==> flow/design.v <==
module kempston_mouse
(
	input        clk_sys,
	input        reset,
	input [24:0] ps2_mouse,
	input  [2:0] addr,
	output       sel,
	output [7:0] dout
);
assign dout = data;
assign sel  = port_sel;
reg [11:0] dx;
reg [11:0] dy;
reg  [7:0] data;
reg        port_sel;
always @* begin
	port_sel = 1;
	casex(addr)
		 3'b011: data = dx[7:0];
		 3'b111: data = dy[7:0];
		 3'bX10: data = ~{5'b00000,ps2_mouse[2], ps2_mouse[0], ps2_mouse[1]} ;
		default: {port_sel,data} = 8'hFF;
	endcase
end
always @(posedge clk_sys) begin
	reg old_status;
	old_status <= ps2_mouse[24];
	if(reset) begin
		dx <= 128;  
		dy <= 0;
	end
	else if(old_status != ps2_mouse[24]) begin
		dx <= dx + {{4{ps2_mouse[4]}},ps2_mouse[15:8]};
		dy <= dy + {{4{ps2_mouse[5]}},ps2_mouse[23:16]};
	end
end
endmodule
Reports on kempston_mouse. Tool output for the design above, in the order of the flow. Line numbers count from 1 in the design file above. Operators: Yosys type, input widths -> output width; for muxes data width and select width s. Library cell names are shortened. A cell with n/a has no value.

Design top: kempston_mouse. Clock input: clk_sys. Standard-cell library: sky130hd. Library corner: tt_025C_1v80.

Elaborated design. Counts by Yosys on the flattened word-level netlist (proc, flatten, opt, wreduce; memories kept). Register bits leave out memories and registers merged into their read ports (data or address); mux counts leave out enables and synchronous resets folded into registers. Print and check cells are left out. Cells with the same type and inputs are merged into one.

Under bitwise operators stands 1. For eq/ne operators the number is 4. The entry for $add $sub $neg reads 2. The entry for reduce/logical cells reads 1. The entry for multiplexer cells reads 2.

Operators with widths (count): $add 12x12->12 (2); $pmux 8 s3 (1); $not 3->8 (1); $eq 3x2->1 const B (1); $eq 3x3->1 const B (1); $reduce_or 3->1 (1); $eq 2x2->1 const B (1); $ne 1x1->1 (1); $mux 1 (1).

Under cells after elaboration stands 13. The entry for register bits after elaboration reads 25. For output and inout bits the number is 9. For input port bits the number is 30.

Depth. Longest topological path by Yosys (ltp), each cell counted once; first at word level (registers and memories cut), then after technology mapping (sequential cells cut; the memories' decode and read muxes count).

The entry for word-level depth reads 3. ABC_AREA: 0. For depth in mapped cells the number is 7. For mapped depth without buffers the number is 7.

Synthesis result. The flow's flattened synthesis, as Yosys stat reports it; memories are mapped. The netlist is that of the ABC_AREA named above (0 if unset); the other value can give another one.

Cell types: dfxtp_1 (count 17, total area 340.326 sq um); ha_1 (count 14, total area 175.168 sq um); mux2i_1 (count 8, total area 80.077 sq um); nand3_1 (count 12, total area 60.058 sq um); o21a_1 (count 7, total area 52.55 sq um); a21oi_1 (count 10, total area 50.048 sq um); nand2_1 (count 12, total area 45.043 sq um); o211ai_1 (count 6, total area 45.043 sq um); xnor2_1 (count 5, total area 43.792 sq um); fa_1 (count 2, total area 40.038 sq um); a211oi_2 (count 3, total area 37.536 sq um); o21ai_1 (count 7, total area 35.034 sq um); mux2_2 (count 3, total area 33.782 sq um); inv_1 (count 7, total area 26.275 sq um); nor4b_1 (count 3, total area 26.275 sq um); xor2_1 (count 3, total area 26.275 sq um); nor3_1 (count 5, total area 25.024 sq um); nor4b_4 (count 1, total area 23.773 sq um).

Not listed: further types 24, cells in them 43.

For standard cells after synthesis the number is 168. Buffers: 10. Chip area (Yosys): 1450.1 sq um. Under flip-flop cells stands 17.

Timing after synthesis. OpenSTA on the mapped netlist: ideal clock, no wires. The path of least setup slack (recovery checks aside). Input and output delay are each 20% of the period. Register names are those of the netlist, which keeps one name where synthesis merged equal registers.

Path type: input -> register. Start point: input ps2_mouse[8]. End point: register dx[6]. The figure for launch time at the first pin is 0.530 ns. For clock period the number is 2.65 ns. For arrival time the number is 1.614 ns. Setup time: 0.137 ns. The entry for stages reads 7. Under data required time stands 2.513 ns. For delay of the path the number is 1.221 ns. The figure for input delay is 0.530 ns. For setup slack the number is 0.899 ns. Synthesis period reached: 1.751 ns.

"delay of the path" is the arrival time less input delay plus setup time. "stages": output pins that drive a net of the path, with the launching flip-flop's if there is one; two outputs of one cell count as two. "synthesis period reached" = period - worst setup slack (recovery checks aside). The figure is calculated, with input and output delays left at 20% of the set period. Between the ends stands the longest chain of elaborated cells between them, by number of cells; it is not shown to be the way that was timed. Of several equally long chains one is given. A line is the first line of the expression or statement that the cell stems from. Yosys adds cells for indexed reads and writes and turns some case tables into memories.

Cell sequence: ha_1 -> inv_1 -> fa_1 -> nor2b_1 -> o21a_1 -> o311ai_0 -> o211ai_1. Under cells in the longest elaborated chain stands 1. For elaborated cells on any way between the ends the number is 1. Classes of those cells: add/sub: 1.

Ends and longest elaborated chain, post-synthesis: from (decl) (line 5) `input [24:0] ps2_mouse,`; $add 12x12->12 (line 33) `dx <= dx + {{4{ps2_mouse[4]}},ps2_mouse[15:8]};`; to (assign) (line 29) `dx <= 128;`; to (assign) (line 33); to (decl) (line 12) `reg [11:0] dx;`.

Lab notebook: kempston_mouse

2 stored runs of kempston_mouse in the flow (synthesis by Yosys, layout by OpenROAD, sky130hd cells), in arbitrary order. Constraints: input delay and output delay 20% of the set period each, output load 0.01 pF.

Record 1 has these settings: period_ns 1.25; CORE_UTILIZATION 67; HOLD_SLACK_MARGIN 0.04; GPL_TIMING_DRIVEN 0; SLEW_MARGIN 30; CAP_MARGIN 20; CORE_MARGIN 2. Outcome: incomplete, clock tree synthesis halted on DPL-0038.

Record 2 has these settings: period_ns 2.66; CORE_UTILIZATION 48; CORE_MARGIN 8; CELL_PAD_IN_SITES_GLOBAL_PLACEMENT 3; CELL_PAD_IN_SITES_DETAIL_PLACEMENT 2; GPL_TIMING_DRIVEN 0; GPL_ROUTABILITY_DRIVEN 1; CTS_CLUSTER_DIAMETER 66; CAP_MARGIN 20; SLEW_MARGIN 20. Outcome: incomplete, placement halted on GPL-0301.
