==> flow/design.v <==
module UM6845R
(
  	input            CLOCK,
	input            CLKEN,
	input            nRESET,
	input            CRTC_TYPE,
	input            ENABLE,
	input            nCS,
	input            R_nW,
	input            RS,
	input      [7:0] DI,
	output reg [7:0] DO,
	output reg       VSYNC,
	output reg       HSYNC,
	output           DE,
	output           FIELD,
	output    [13:0] MA,
	output     [4:0] RA
);
assign FIELD = ~field & interlace[0];
assign MA = row_addr + hcc;
assign RA = line | (field & interlace[0]);
assign DE = de[R8_skew & ~{2{CRTC_TYPE}}];
reg [7:0] R0_h_total;
reg [7:0] R1_h_displayed;
reg [7:0] R2_h_sync_pos;
reg [3:0] R3_v_sync_width;
reg [3:0] R3_h_sync_width;
reg [6:0] R4_v_total;
reg [4:0] R5_v_total_adj;
reg [6:0] R6_v_displayed;
reg [6:0] R7_v_sync_pos;
reg [1:0] R8_skew;
reg [1:0] R8_interlace;
reg [4:0] R9_v_max_line;
reg [1:0] R10_cursor_mode;
reg [4:0] R10_cursor_start;
reg [4:0] R11_cursor_end;
reg [5:0] R12_start_addr_h;
reg [7:0] R13_start_addr_l;
reg [5:0] R14_cursor_h;
reg [7:0] R15_cursor_l;
reg [4:0] addr;
always @(*) begin
	DO = 8'hFF;
	if (ENABLE & ~nCS) begin
		if (RS) begin
			case (addr)
				10: DO = {R10_cursor_mode, R10_cursor_start};
				11: DO = R11_cursor_end;
				12: DO = CRTC_TYPE ? 8'h00 : R12_start_addr_h;
				13: DO = CRTC_TYPE ? 8'h00 : R13_start_addr_l;
				14: DO = R14_cursor_h;
				15: DO = R15_cursor_l;
				31: DO = CRTC_TYPE ? 8'hFF : 8'h00;
			 default: DO = 0;
			endcase
		end
		else if(CRTC_TYPE) begin
			DO = vde ? 8'h00 : 8'h20;  
		end
	end
end
always @(posedge CLOCK) begin
	if (ENABLE & ~nCS & ~R_nW) begin
		if (~RS) addr <= DI[4:0];
		else begin
			case (addr)
				00: R0_h_total <= DI;
				01: R1_h_displayed <= DI;
				02: R2_h_sync_pos <= DI;
				03: {R3_v_sync_width,R3_h_sync_width} <= DI;
				04: R4_v_total <= DI[6:0];
				05: R5_v_total_adj <= DI[4:0];
				06: R6_v_displayed <= DI[6:0];
				07: R7_v_sync_pos <= DI[6:0];
				08: {R8_skew, R8_interlace} <= {DI[5:4],DI[1:0]};
				09: R9_v_max_line <= DI[4:0];
				10: {R10_cursor_mode,R10_cursor_start} <= DI[6:0];
				11: R11_cursor_end <= DI[4:0];
				12: R12_start_addr_h <= DI[5:0];
				13: R13_start_addr_l <= DI[7:0];
				14: R14_cursor_h <= DI[5:0];
				15: R15_cursor_l <= DI[7:0];
			endcase
		end
	end
end
wire [4:0] interlace = &R8_interlace[1:0];
reg        in_adj;
reg  [7:0] hcc;
wire       hcc_last  = (hcc == R0_h_total) && (CRTC_TYPE || R0_h_total);  
wire [7:0] hcc_next  = hcc_last ? 8'h00 : hcc + 1'd1;
reg  [4:0] line;
wire [4:0] line_max  = (in_adj ? R5_v_total_adj-1'd1 : R9_v_max_line) & ~interlace;
wire       line_last = (line == line_max) || !line_max;
wire [4:0] line_next = (line_last ? 5'd0 : line + 1'd1 + interlace) & ~interlace;
wire       line_new  = hcc_last;
reg  [6:0] row;
wire       row_last  = (row == R4_v_total) || !R4_v_total;
wire [6:0] row_next  = (row_last & ~frame_adj) ? 7'd0 : row + 1'd1;
wire       row_new   = line_new & line_last;
wire       frame_adj = row_last && ~in_adj && R5_v_total_adj;
wire       frame_new = row_new & (row_last | in_adj) & ~frame_adj;
reg  field;
always @(posedge CLOCK) begin
	if(~nRESET) begin
		hcc    <= 0;
		line   <= 0;
		row    <= 0;
		in_adj <= 0;
		field  <= 0;
	end
	else if(CLKEN) begin
		hcc <= hcc_next;
		if(line_new) line <= line_next;
		if(row_new) begin
			if(frame_adj) in_adj <= 1;
			else if(frame_new) begin
				in_adj <= 0;
				row <= 0;
				field <= ~field & R8_interlace[0];
			end
			else row <= row_next;
		end
	end
end
wire CRTC1_reload =  CRTC_TYPE & ~line_last & !row & !hcc_next;  
wire CRTC0_reload = ~CRTC_TYPE & line_new & !R4_v_total & !R9_v_max_line;
reg  [13:0] row_addr;
always @(posedge CLOCK) begin
	if(CLKEN) begin
		if(hcc_next == R1_h_displayed && line_last) row_addr <= row_addr + R1_h_displayed;
		if(frame_new | CRTC0_reload | CRTC1_reload) row_addr <= {R12_start_addr_h, R13_start_addr_l};
	end
end
reg hde;
always @(posedge CLOCK) begin
	reg [3:0] hsc;
	if(~nRESET) begin
		hsc    <= 0;
		hde    <= 0;
		HSYNC  <= 0;
	end
	else if (CLKEN) begin
		if(line_new)                   hde <= 1;
		if(hcc_next == R1_h_displayed) hde <= 0;
		if(hsc) hsc <= hsc - 1'd1;
		else if (hcc_next == R2_h_sync_pos) begin
			if(R3_h_sync_width) begin
				HSYNC <= 1;
				hsc <= R3_h_sync_width - 1'd1;
			end
		end
		else HSYNC <= 0;
	end
end
reg vde;
always @(posedge CLOCK) begin
	reg  [3:0] vsc;
	reg        old_hs;
	if(~nRESET) begin
		vsc    <= 0;
		vde    <= 0;
		VSYNC  <= 0;
	end
	else if (CLKEN) begin
		if(row_new) begin
			if(frame_new)                  vde <= 1;
			if(row_next == R6_v_displayed) vde <= 0;
		end
		old_hs <= HSYNC;
		if(old_hs && ~HSYNC && !vsc) VSYNC <= 0;
		if(field ? (hcc_next == {1'b0, R0_h_total[7:1]}) : line_new) begin
			if(vsc) vsc <= vsc - 1'd1;
			else if (field ? (row == R7_v_sync_pos && !line) : (row_next == R7_v_sync_pos && line_last)) begin
				VSYNC <= 1;
				vsc <= (CRTC_TYPE ? 4'd0 : R3_v_sync_width) - 1'd1;
			end
			else VSYNC <= 0;
		end
	end
end
wire [3:0] de = {1'b0, dde[1:0], hde & vde & |R6_v_displayed};
reg  [1:0] dde;
always @(posedge CLOCK) if (CLKEN) dde <= {dde[0],de[0]};
endmodule
Step by step through the tools: UM6845R
What the tools print for UM6845R, step after step.
Lines are those of the file above, counted from 1.
Operators: Yosys type, input widths -> output width; for muxes data width and select width s.
Library cell names are shortened.
The mark n/a stands for no value.

inputs
  design top = UM6845R
  clock = CLOCK
  library = sky130hd
  timing corner = tt_025C_1v80

Elaborated design
Yosys after proc, flatten, opt, wreduce and memory -nomap, before mapping. Memory bits, and registers merged into a memory's read port (data or address), are not among the register bits. Print and check cells are not counted.

storage and ports
  bits in registers = 163
  memory bits (read-only) = 0
  word-level cells = 202
  memories = 0
  input port bits = 16
  bits in latches = 0
  clocked read ports x word width = 0
  RAM bits = 0

operators by class
  muxes and demuxes = 35
  equal/unequal tests = 26
  multipliers = 0
  div/mod/pow operators = 0
  reduce/logical cells = 59
  add/subtract/negate cells = 11
  shift-type cells = 1
  bitwise operators = 36
  $lt $le $gt $ge = 0

operators with widths
  operator             count
  $reduce_and 3->1     22
  $pmux 8 s7           1
  $mux 8               6
  $eq 5x4->1 const B   8
  $add 14x8->14        2
  $eq 7x7->1           4
  $mux 14              2
  $eq 8x8->1           3
  $mux 4               6
  $eq 5x3->1 const B   4
  $logic_not 5->1      4
  $and 1x1->1          17
  $sub 4x1->4 const B  4
  $reduce_bool 2->1    7
  $logic_not 7->1      2
  $mux 1               14
  $mux 7               2
  $reduce_and 2->1     6
  $reduce_bool 4->1    3
  $mux 6               2
  $not 1->1            10
  $eq 5x2->1 const B   2
  $and 5x5->5          2
  $mux 5               2
  $logic_or 1x8->1     1
  $add 8x1->8 const B  1
  $eq 8x7->1           1
  $logic_not 8->1      1

Not listed: further kinds 20, cells in them 29.

Longest topological paths
Yosys ltp: most cells in a row. Word level: on the elaborated netlist, between registers, memories and ports. Mapped: between sequential cells and ports; inverters and the memories' decode and read muxes count.

logic depth
  word-level depth = 13
  ABC_AREA = 0
  mapped depth = 11
  mapped depth without buffers = 11

Mapped cells and area
Source: synth_stat.txt of the flow (Yosys; design flattened, memories mapped). It holds for the ABC_AREA given above (unset counts as 0); a run with the other value may have another netlist.

cell types
  type      count  area in all (um2)
  edfxtp_1  129    3.87E+03
  dfxtp_1   34     680.653
  xnor2_1   41     359.094
  xor2_1    41     359.094
  ha_1      24     300.288
  a21oi_1   55     275.264
  nor2_1    72     270.259
  nand2_1   64     240.23
  mux2_1    13     146.39
  o21ai_0   29     145.139
  nand3_1   26     130.125
  nor3_1    25     125.12
  inv_1     29     108.854
  a211oi_1  11     82.579
  a22oi_1   11     82.579
  mux2_2    7      78.826
  a31oi_1   12     75.072
  nand2b_1  12     75.072

Other cell types: 66; their cells: 202.

mapped netlist
  flip-flop cells = 163
  mapped area = 9085.0 um2
  area of sequential cells = 4554.4 um2
  mapped cells = 837
  buffer cells = 36

Path before layout
OpenSTA on the mapped netlist: ideal clock, no wires. The path of least setup slack (recovery checks aside). Input and output delay are each 20% of the period. Register names are those of the netlist, which keeps one name where synthesis merged equal registers.

timing path post-synthesis
  path kind = in2out
  start point = input port CRTC_TYPE
  end point = output port DO[6]
  setup slack = 0.658 ns
  data required time = 3.008 ns
  path delay = 1.598 ns
  stages = 6
  buffers on the path = 1
  arrival = 2.350 ns
  period = 3.76 ns
  time at the first pin = 0.752 ns
  input delay = 0.752 ns
  synthesis period reached = 3.102 ns

"path delay" is the arrival time less input delay plus setup time.
At an output port there is no setup time.
"stages": output pins that drive a net of the path, with the launching flip-flop's if there is one; two outputs of one cell count as two.
"synthesis period reached" = period - worst setup slack (recovery checks aside). The figure is calculated, with input and output delays left at 20% of the set period.
The rows between start and end are the longest chain of elaborated cells between them; the timing report does not say that the signal goes this way. Where chains are equally long, one stands for them.
A line is the first line of the expression or statement that the cell stems from. Yosys adds cells for indexed reads and writes and turns some case tables into memories.

between the ends, post-synthesis
  cells stage by stage = buf_2 > nor4_1 > a22oi_1 > a21oi_1 > nor2_1 > o21ai_0
  cells in the longest elaborated chain = 4
  elaborated cells on any way between the ends = 6
  classes of those cells = 6 x mux

RTL lines, path post-synthesis
  element      line  text
  from (decl)  6     input CRTC_TYPE,
  $mux 8       55    31: DO = CRTC_TYPE ? 8'hFF : 8'h00;
  $pmux 8 s7   48    case (addr)
  $mux 8       47    if (RS) begin
  $mux 8       46    if (ENABLE & ~nCS) begin
  to (decl)    12    output reg [7:0] DO,

Timing after layout
Path of least setup slack in the final report of stored run 1 (OpenROAD, finished layout, wires in). Where an end is a register, its clock arrival counts in the times.

timing path after layout
  path kind = in2out
  start point = input port CRTC_TYPE
  end point = output port DO[6]
  input delay = 0.77 ns
  data required time = 3.09 ns
  buffers on the path = 3
  setup slack = 0.20 ns
  time at the first pin = 0.77 ns
  period = 3.86 ns
  arrival = 2.89 ns
  stages = 8

The rows between start and end are the longest chain of elaborated cells between them; the timing report does not say that the signal goes this way. Where chains are equally long, one stands for them.

between the ends, after layout
  cells stage by stage = clkdlybuf4s50_1 > nor4_1 > buf_4 > a22oi_1 > a21oi_1 > nor2_1 > o21ai_0 > clkdlybuf4s50_1
  cells in the longest elaborated chain = 4
  elaborated cells on any way between the ends = 6
  classes of those cells = 6 x mux

RTL lines, path after layout
  element      line  text
  from (decl)  6     input CRTC_TYPE,
  $mux 8       55    31: DO = CRTC_TYPE ? 8'hFF : 8'h00;
  $pmux 8 s7   48    case (addr)
  $mux 8       47    if (RS) begin
  $mux 8       46    if (ENABLE & ~nCS) begin
  to (decl)    12    output reg [7:0] DO,

Appendix: measured runs

Measured data: module UM6845R, platform sky130hd, 2 stored runs of the flow under differing settings, order arbitrary. Input and output delays are each 20% of the period that was set; the output load is 0.01 pF.
"clock period reached" = clock period - worst setup slack. The figure is calculated, with input and output delays left at 20% of the set period.
By "time used up by the worst setup path" is meant the share of the clock period that the worst setup path is allowed (20% is reserved at inputs, 20% at outputs), minus its slack. Clock arrival times at its registers enter into it.
By "power" is meant OpenSTA's value without simulated activity: inputs other than the clock are taken to toggle once in ten clock periods, and the tool carries that through the logic.
Among the settings, -- means not set for that run.

name                                       stored run 1  stored run 2
period_ns                                  3.86          2.09
CORE_UTILIZATION                           41            22
SETUP_SLACK_MARGIN                         0.05          0.13
PLACE_DENSITY_LB_ADDON                     0.24          0.07
CORE_MARGIN                                7             2
GPL_TIMING_DRIVEN                          1             --
SLEW_MARGIN                                20            20
CAP_MARGIN                                 20            20
TNS_END_PERCENT                            --            75
GPL_ROUTABILITY_DRIVEN                     --            0
CTS_CLUSTER_SIZE                           --            84
CTS_CLUSTER_DIAMETER                       --            338
MIN_ROUTING_LAYER                          --            met2
time used up by the worst setup path (ns)  2.12          2.59
class of the worst setup path              in2out        reg2out
utilization of the finished layout (%)     48.3          35.2
final worst hold slack (ns)                0.466         0.475
clock period reached (ns)                  3.663         3.009
mapped cell area after synthesis (um2)     9085.0        9085.0
standard-cell area after routing (um2)     10503.8       14390.1
worst setup slack after layout (ns)        0.197         -0.919
power (mW)                                 3.754         7.350
setup TNS (ns)                             0.000         -46.987
full die area (um2)                        26521.8       42936.0
