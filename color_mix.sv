==> flow/design.v <==
module color_mix
(
	input            clk_vid,
	input            ce_pix,
	input      [2:0] mix,
	input      [7:0] R_in,
	input      [7:0] G_in,
	input      [7:0] B_in,
	input            HSync_in,
	input            VSync_in,
	input            HBlank_in,
	input            VBlank_in,
	output reg [7:0] R_out,
	output reg [7:0] G_out,
	output reg [7:0] B_out,
	output reg       HSync_out,
	output reg       VSync_out,
	output reg       HBlank_out,
	output reg       VBlank_out
);
wire [15:0] px = R_in * 16'd054 + G_in * 16'd183 + B_in * 16'd018;
always @(posedge clk_vid) begin
	if(ce_pix) begin
		{R_out, G_out, B_out} <= 0;
		case(mix)
			0,
			1: {R_out, G_out, B_out} <= {R_in,     G_in,     B_in      };  
			2: {       G_out       } <= {          px[15:8]            };  
			3: {R_out, G_out       } <= {px[15:8], px[15:8] - px[15:10]};  
			4: {       G_out, B_out} <= {          px[15:8], px[15:8]  };  
			5: {R_out, G_out, B_out} <= {px[15:8], px[15:8], px[15:8]  };  
		endcase
		HSync_out  <= HSync_in;
		VSync_out  <= VSync_in;
		HBlank_out <= HBlank_in;
		VBlank_out <= VBlank_in;
	end
end
endmodule
From RTL to reports: color_mix --
The steps from the RTL of color_mix to its reports follow in flow order. Line numbers count from 1 in the design file above. Library cell names are shortened. The mark - stands for no value.
Inputs: top module color_mix, clock clk_vid, library sky130hd, timing corner tt_025C_1v80

After elaboration --
Source: Yosys, flattened and elaborated, memories not mapped. Widths are those after wreduce; folded enables and synchronous resets count as part of the registers. Registers that Yosys merges into a memory's read port (data or address) are not register bits. Print and check cells do not count. Equal cells are merged and count once.
Operators by class: add/sub/neg operators 3, multipliers 3, div/mod/pow operators 0, order comparisons 0, equality and inequality tests 5, shift-type cells 0, mux-type cells 3, bitwise operators 0, reductions and logical operators 5
Operator list (number):
- multiplier 8 x 8 -> 16 bit with constant B | 1
- multiplier 8 x 5 -> 13 bit with constant B | 1
- multiplier 8 x 4 -> 12 bit with constant B | 1
- parallel mux 8 bit (select 2 bit) | 2
- parallel mux 8 bit (select 3 bit) | 1
- adder 14 x 16 -> 16 bit | 1
- adder 16 x 13 -> 16 bit | 1
- subtractor 8 x 6 -> 8 bit | 1
- OR reduction 2 bit | 3
- equality test 3 x 2 -> 1 bit with constant B | 2
- equality test 3 bit with constant B | 2
- equality test 3 x 1 -> 1 bit with constant B | 1
- logical NOT 3 bit | 1
- OR reduction 3 bit | 1
Storage and ports: flip-flop bits (word level) 28, bits in latches 0, bits in writable memories 0, bits in read-only memories 0, clocked read ports x word width 0, memory cells 0, input port bits 33, output and inout bits 28, word-level cells 26

Logic depth --
Longest topological path by Yosys (ltp), each cell counted once; first at word level (registers and memories cut), then after technology mapping (sequential cells cut; the memories' decode and read muxes count).
Logic depth: depth in word-level cells 5, ABC_AREA 0, mapped depth 35, mapped depth without buffers 35

Netlist --
The flow's flattened synthesis, as Yosys stat reports it; memories are mapped. The netlist is that of the ABC_AREA named above (0 if unset); the other value can give another one. The area totals of this step are shown rounded.
Cell types:
- fa_1 | number 54, area in all 1.08E+03 um2
- ha_1 | number 80, area in all 1000.96 um2
- edfxtp_1 | number 28, area in all 840.806 um2
- inv_1 | number 133, area in all 499.229 um2
- o21ai_0 | number 22, area in all 110.106 um2
- nor2_1 | number 29, area in all 108.854 um2
- a21oi_1 | number 20, area in all 100.096 um2
- xnor2_1 | number 10, area in all 87.584 um2
- xor2_1 | number 9, area in all 78.826 um2
- nand2_1 | number 17, area in all 63.811 um2
- a21o_1 | number 8, area in all 60.058 um2
- mux2i_1 | number 6, area in all 60.058 um2
- a22oi_1 | number 6, area in all 45.043 um2
- nor2b_1 | number 6, area in all 37.536 um2
- o22ai_1 | number 6, area in all 37.536 um2
- a221oi_1 | number 4, area in all 35.034 um2
- nor3_1 | number 6, area in all 30.029 um2
- a2111oi_4 | number 1, area in all 27.526 um2
Not listed: further types 40, cells in them 64.
Synthesis totals: cells in the netlist 509, cell area after synthesis 4800 um2, area of sequential cells 840 um2, flip-flops 28, buffers 7

Worst setup path after synthesis --
Source: OpenSTA report_checks on the synthesized netlist (no wires, ideal clock, input and output delay 20% of the period each), path of least setup slack; recovery checks are left aside. Register names are those of the netlist, which keeps one name where synthesis merged equal registers.
Timing after synthesis: path type input port to flip-flop, start point in R_in[1], end point reg G_out[7], clock period 11.9 ns, input delay 2.380 ns, setup time 0.259 ns, launch time at the first pin 2.380 ns, data arrival time 10.016 ns, required time 11.641 ns, setup slack 1.626 ns, delay of the path 7.895 ns, stages 31, path buffers 0, period reached after synthesis 10.274 ns
"delay of the path" is the arrival time less input delay plus setup time. "stages": output pins that drive a net of the path, with the launching flip-flop's if there is one; two outputs of one cell count as two. "period reached after synthesis" = period - worst setup slack (recovery checks aside). The figure is calculated, with input and output delays left at 20% of the set period. Between the ends stands the longest chain of elaborated cells between them, by number of cells; it is not shown to be the way that was timed. Of several equally long chains one is given. A line is the first line of the expression or statement that the cell stems from. Yosys adds cells for indexed reads and writes and turns some case tables into memories.
Between the ends, after synthesis: path through ha_1 fa_1 inv_1 fa_1 inv_1 ha_1 o21ai_0 a21boi_0 nor2_1 fa_1 fa_1 fa_1 fa_1 inv_1 fa_1 inv_1 ha_1 and3_4 and3_1 a22o_1 o21a_1 nor2_1 inv_1 ha_1 nor2b_1 o21ai_0 a21oi_1 o311a_1 a2111oi_4 xnor2_1 o21ai_1, length of the longest elaborated chain 5, elaborated cells between the ends (all ways) 5, source lines of those cells 3, those cells by class add/sub (3); mul (1); mux (1)
Ends and longest elaborated chain, after synthesis:
- start, declared | RTL line 6 | input [7:0] R_in,
- multiplier 8 x 5 -> 13 bit | RTL line 21 | wire [15:0] px = R_in * 16'd054 + G_in * 16'd183 + B_in * 16'd018;
- adder 14 x 16 -> 16 bit | RTL line 21
- adder 16 x 13 -> 16 bit | RTL line 21
- subtractor 8 x 6 -> 8 bit | RTL line 29 | 3: {R_out, G_out } <= {px[15:8], px[15:8] - px[15:10]};
- parallel mux 8 bit (select 3 bit) | RTL line 25 | case(mix)
- end, declared | RTL line 14 | output reg [7:0] G_out,

Path in the finished layout --
Path of least setup slack in the final report of entry A (OpenROAD, finished layout, wires in). Where an end is a register, its clock arrival counts in the times.
Timing post-layout: path type input port to flip-flop, start point in R_in[2], end point reg G_out[6], clock period 9.3 ns, input delay 1.86 ns, setup time 0.14 ns, launch time at the first pin 1.86 ns, data arrival time 9.35 ns, required time 9.43 ns, setup slack 0.08 ns, stages 34, path buffers 2
Between the ends stands the longest chain of elaborated cells between them, by number of cells; it is not shown to be the way that was timed. Of several equally long chains one is given.
Between the ends, post-layout: path through buf_8 ha_4 fa_1 inv_1 fa_1 inv_2 ha_4 inv_2 o21ai_2 a21oi_2 xnor2_2 ha_1 fa_1 fa_1 fa_1 inv_2 fa_1 inv_2 ha_4 and3_4 and3_4 a22o_1 o21a_1 nor2_2 xor2_1 buf_4 inv_4 ha_4 inv_2 o21bai_1 a211oi_2 or3_1 a311o_1 o21ai_2, length of the longest elaborated chain 5, elaborated cells between the ends (all ways) 5, source lines of those cells 3, those cells by class add/sub (3); mul (1); mux (1)
Ends and longest elaborated chain, post-layout:
- start, declared | RTL line 6 | input [7:0] R_in,
- multiplier 8 x 5 -> 13 bit | RTL line 21 | wire [15:0] px = R_in * 16'd054 + G_in * 16'd183 + B_in * 16'd018;
- adder 14 x 16 -> 16 bit | RTL line 21
- adder 16 x 13 -> 16 bit | RTL line 21
- subtractor 8 x 6 -> 8 bit | RTL line 29 | 3: {R_out, G_out } <= {px[15:8], px[15:8] - px[15:10]};
- parallel mux 8 bit (select 3 bit) | RTL line 25 | case(mix)
- end, declared | RTL line 14 | output reg [7:0] G_out,

Memo
Re: implementation data of color_mix

Record of 2 stored runs of the RTL-to-layout flow on color_mix, platform sky130hd. The runs are unordered. Constraints: input delay and output delay 20% of the set period each, output load 0.01 pF.
"clock period reached": clock period set for the run, less the worst setup slack. It is reckoned from that one timing run; input and output delays stay at 20% of the period that was set.
"time on the worst setup path" is the time allowed to the run's worst setup path (the clock period less input and output delay, where it has them) less its slack. Clock arrival times count: a late capture clock shortens it, a late launch clock lengthens it.
Results are given in rounded form.

* Entry A | settings: period_ns 9.3; CAP_MARGIN 20; CORE_MARGIN 2; CORE_UTILIZATION 40; SLEW_MARGIN 20 | results: mapped cell area after synthesis 4,800 um2; total die area 13,000 um2; standard-cell area of the final layout 6,500 um2; utilization after routing 56%; smallest setup slack 0.077 ns; setup total negative slack 0.000 ns; worst-case hold slack 2.1 ns; clock period reached 9.223 ns; time on the worst setup path 7.36 ns; worst setup path type input port to flip-flop
* Entry B | settings: period_ns 8.45; CORE_UTILIZATION 35; PLACE_DENSITY 0.61; CORE_MARGIN 5; CELL_PAD_IN_SITES_DETAIL_PLACEMENT 0; ABC_AREA 1; CAP_MARGIN 10; MIN_ROUTING_LAYER met2; MAX_ROUTING_LAYER met5; SLEW_MARGIN 20 | results: mapped cell area after synthesis 4,900 um2; total die area 16,000 um2; standard-cell area of the final layout 7,100 um2; utilization after routing 51%; smallest setup slack -0.15 ns; setup total negative slack -0.35 ns; worst-case hold slack 1.7 ns; clock period reached 8.596 ns; time on the worst setup path 6.91 ns; worst setup path type input port to flip-flop
